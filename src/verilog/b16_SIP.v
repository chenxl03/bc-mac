==> flow/design.v <==
`timescale 1ns/1ps
module b16_SIP (
  input clk,
  input rst_n, 
  input [15:0] in1_0  ,
  input [15:0] in1_1  ,
  input [15:0] in1_2  ,
  input [15:0] in1_3  ,
  input [15:0] in1_4  ,
  input [15:0] in1_5  ,
  input [15:0] in1_6  ,
  input [15:0] in1_7  ,
  input [15:0] in1_8  ,
  input [15:0] in1_9  ,
  input [15:0] in1_10 ,
  input [15:0] in1_11 ,
  input [15:0] in1_12 ,
  input [15:0] in1_13 ,
  input [15:0] in1_14 ,
  input [15:0] in1_15 ,
  input in2_0  ,
  input in2_1  ,
  input in2_2  ,
  input in2_3  ,
  input in2_4  ,
  input in2_5  ,
  input in2_6  ,
  input in2_7  ,
  input in2_8  ,
  input in2_9  ,
  input in2_10 ,
  input in2_11 ,
  input in2_12 ,
  input in2_13 ,
  input in2_14 ,
  input in2_15 ,
  output [31:0] out
);
wire [19:0] psum;
assign psum = in1_0 & {16{in2_0}}
            + in1_1 & {16{in2_1}}
            + in1_2 & {16{in2_2}}
            + in1_3 & {16{in2_3}}
            + in1_4 & {16{in2_4}}
            + in1_5 & {16{in2_5}}
            + in1_6 & {16{in2_6}}
            + in1_7 & {16{in2_7}}
            + in1_8 & {16{in2_8}}
            + in1_9 & {16{in2_9}}
            + in1_10 & {16{in2_10}}
            + in1_11 & {16{in2_11}}
            + in1_12 & {16{in2_12}}
            + in1_13 & {16{in2_13}}
            + in1_14 & {16{in2_14}}
            + in1_15 & {16{in2_15}}
            + out<<1 ;
reg [31:0] out;
always @ (posedge clk or negedge rst_n) begin
	if (rst_n == 1'b0) begin
		out		<= 32'b0;
	end else begin
		out		<= psum;
	end
end
endmodule
Step by step through the tools: b16_SIP. Tool output for the design above, in the order of the flow. Lines are those of the file above, counted from 1. Cell names lack the library's common part. Not given: -

Top module: b16_SIP. Clock: clk. Library: sky130hd. Timing corner: tt_025C_1v80.

Elaborated design. Counts by Yosys on the flattened word-level netlist (proc, flatten, opt, wreduce; memories kept). Register bits leave out memories and registers merged into their read ports (data or address); mux counts leave out enables and synchronous resets folded into registers. Print and check cells are left out. Cells with the same type and inputs are merged into one.

Output and inout bits: 32. For register bits the number is 20. The entry for RAM bits reads 0. The entry for clocked read ports x word width reads 0. Under elaborated cells stands 33. Under input bits stands 274. The figure for latch bits is 0. For memory cells the number is 0. Under ROM bits stands 0.

Under reduce/logical cells stands 0. Divide/modulo/power cells: 0. Bitwise logic cells: 16. Under multiplexer cells stands 0. Under multiply operators stands 0. For equal/unequal tests the number is 0. The entry for order comparisons reads 0. The entry for shift operators reads 0. The figure for add/sub/neg operators is 16.

Operators by type and width (number): 16-bit by 16-bit adder with 17-bit output (15); 17-bit AND (14); 17-bit by 20-bit AND with 20-bit output (1); 16-bit by 19-bit adder with 19-bit output (1); 16-bit by 17-bit AND with 17-bit output (1).

Longest topological paths. Yosys ltp: most cells in a row. Word level: on the elaborated netlist, between registers, memories and ports. Mapped: between sequential cells and ports; inverters and the memories' decode and read muxes count.

Depth after elaboration: 17. The figure for ABC_AREA is 1. For depth in mapped cells the number is 16. Under depth with buffers taken out stands 16.

Synthesis result. Yosys stat after the flow's synthesis: flattened, memories mapped to cells. It holds for the ABC_AREA given above (unset counts as 0); a run with the other value may have another netlist. Totals and module areas in this step are rounded.

Cell types: ha_1 (number 223, total area 2.79E+03 sq um); nand2_1 (number 702, total area 2.64E+03 sq um); a21oi_1 (number 204, total area 1.02E+03 sq um); inv_1 (number 267, total area 1E+03 sq um); nor2_1 (number 246, total area 923.386 sq um); nand3_1 (number 165, total area 825.792 sq um); o21ai_0 (number 101, total area 505.485 sq um); xor2_1 (number 46, total area 402.886 sq um); dfrtp_1 (number 15, total area 375.36 sq um); fa_1 (number 16, total area 320.307 sq um); xnor2_1 (number 33, total area 289.027 sq um); nand4_1 (number 32, total area 200.192 sq um); nor3_1 (number 35, total area 175.168 sq um); nand3b_1 (number 23, total area 172.666 sq um); o22ai_1 (number 26, total area 162.656 sq um); a21o_1 (number 19, total area 142.637 sq um); buf_4 (number 17, total area 127.622 sq um); o21ai_2 (number 14, total area 122.618 sq um).

Not listed: further types 33, cells in them 145.

Cell area after synthesis: 13260 sq um. Under flip-flop cells stands 15. The entry for area of sequential cells reads 375.4 sq um. Under buffer cells stands 17. Mapped cells: 2329.

Worst setup path after synthesis. OpenSTA on the mapped netlist: ideal clock, no wires. The path of least setup slack (recovery checks aside). Input and output delay are each 20% of the period. Register names are those of the netlist, which keeps one name where synthesis merged equal registers.

Kind: input -> register. From: input in2_15. To: register out[12]. The figure for arrival time is 2.302 ns. Slack: 1.706 ns. Path delay: 1.557 ns. Data required time: 4.009 ns. Period: 4.08 ns. The figure for launch time at the first pin is 0.816 ns. For setup time the number is 0.071 ns. For driving pins on the path the number is 12. Input delay: 0.816 ns. Under buffers on the path stands 0. For period reached after synthesis the number is 2.374 ns.

"path delay" is the arrival time less input delay plus setup time. "driving pins on the path": output pins that drive a net of the path, with the launching flip-flop's if there is one; two outputs of one cell count as two. "period reached after synthesis" = period - worst setup slack (recovery checks aside). The figure is calculated, with input and output delays left at 20% of the set period. The rows between start and end are the longest chain of elaborated cells between them; the timing report does not say that the signal goes this way. Where chains are equally long, one stands for them. A line is the first line of the expression or statement that the cell stems from. Yosys adds cells for indexed reads and writes and turns some case tables into memories.

Path through: ha_1 -> fa_1 -> a21oi_1 -> o21ai_1 -> nand2_1 -> nand2_1 -> a21oi_1 -> or2_2 -> nand4_1 -> nor2_1 -> nand2_1 -> nor2_1. The entry for cells in the longest elaborated chain reads 2. For elaborated cells on any way between the ends the number is 2. Under source lines of those cells stands 2. Those cells by class: 1 x add/sub; 1 x logic.

Ends and longest elaborated chain, after synthesis: start: declaration (RTL line 36) `input in2_15 ,`; 16-bit by 19-bit adder with 19-bit output (RTL line 55) `+ in1_15 & {16{in2_15}}`; 17-bit by 20-bit AND with 20-bit output (RTL line 40) `assign psum = in1_0 & {16{in2_0}}`; end: assignment (RTL line 60) `out <= 32'b0;`; end: assignment (RTL line 62) `out <= psum;`; end: declaration (RTL line 37) `output [31:0] out`.

Path in the finished layout. From the final timing report of stored run 1: the path of least setup slack in the routed layout; clock arrival at registers is part of the times.

Kind: input -> register. From: input in2_6. To: register out[13]. Slack: -0.06 ns. Period: 2.39 ns. For driving pins on the path the number is 13. Under buffers on the path stands 5. The figure for arrival time is 2.59 ns. Input delay: 0.48 ns. The figure for launch time at the first pin is 0.48 ns. For setup time the number is 0.11 ns. Data required time: 2.53 ns.

The rows between start and end are the longest chain of elaborated cells between them; the timing report does not say that the signal goes this way. Where chains are equally long, one stands for them.

Path through: buf_12 -> buf_12 -> buf_12 -> ha_4 -> a21o_1 -> buf_6 -> nor3_4 -> nand3b_1 -> nand3_1 -> nor2_1 -> buf_4 -> nand3_1 -> nor2_1. The entry for cells in the longest elaborated chain reads 11. For elaborated cells on any way between the ends the number is 11. Under source lines of those cells stands 2. Those cells by class: 1 x add/sub; 10 x logic.

Ends and longest elaborated chain, post-layout: start: declaration (RTL line 27) `input in2_6  ,`; 16-bit by 16-bit adder with 17-bit output (RTL line 46) `+ in1_6 & {16{in2_6}}`; 17-bit AND (9 in a row) (RTL line 40) `assign psum = in1_0 & {16{in2_0}}`; 17-bit by 20-bit AND with 20-bit output (RTL line 40); end: assignment (RTL line 60) `out <= 32'b0;`; end: assignment (RTL line 62) `out <= psum;`; end: declaration (RTL line 37) `output [31:0] out`.

Memo
Re: implementation data of b16_SIP

Below are 2 stored runs of the flow (Yosys, OpenROAD; platform sky130hd) on b16_SIP, each with its settings and what was measured, unordered. Constraints: input delay and output delay 20% of the set period each, output load 0.01 pF. "achieved period" means the clock period less the worst setup slack. The figure is calculated, with input and output delays left at 20% of the set period. "allowed time less slack (worst setup path)" = time allowed to the worst setup path (clock period - input delay - output delay, where it has them) - its slack; a late launch clock adds to it, a late capture clock takes from it. "power consumption" is the tool's figure for a default switching activity; nothing was simulated. Measured values are rounded.

Stored run 1 has these settings: period_ns 2.39; CORE_UTILIZATION 20; SETUP_SLACK_MARGIN 0.09; PLACE_DENSITY_LB_ADDON 0.11; HOLD_SLACK_MARGIN 0.14; CELL_PAD_IN_SITES_GLOBAL_PLACEMENT 3; ABC_AREA 1; GPL_ROUTABILITY_DRIVEN 1; CTS_CLUSTER_DIAMETER 184; CAP_MARGIN 5; CORE_MARGIN 2; SLEW_MARGIN 20. The measured setup slack of the worst path is -0.056 ns. The overall die area stands at 68360 sq um. The standard-cell area of the final layout stands at 29980 sq um. For the utilization after routing the run shows 45.6%. The achieved period stands at 2.446 ns. The netlist area reported by Yosys is 13260 sq um. The measured allowed time less slack (worst setup path) is 1.97 ns. Type of the worst setup path: input -> register. The power consumption stands at 9.090 mW. The measured setup TNS is -0.091 ns.

Stored run 2 has these settings: period_ns 2.27; CAP_MARGIN 20; CORE_MARGIN 2; CORE_UTILIZATION 40; SLEW_MARGIN 20. The measured setup slack of the worst path is -1.194 ns. The overall die area stands at 30310 sq um. The standard-cell area of the final layout stands at 23790 sq um. For the utilization after routing the run shows 83.1%. The achieved period stands at 3.464 ns. The netlist area reported by Yosys is 11570 sq um. The measured allowed time less slack (worst setup path) is 3.01 ns. Type of the worst setup path: input -> register. The power consumption stands at 7.628 mW. The measured setup TNS is -9.295 ns.
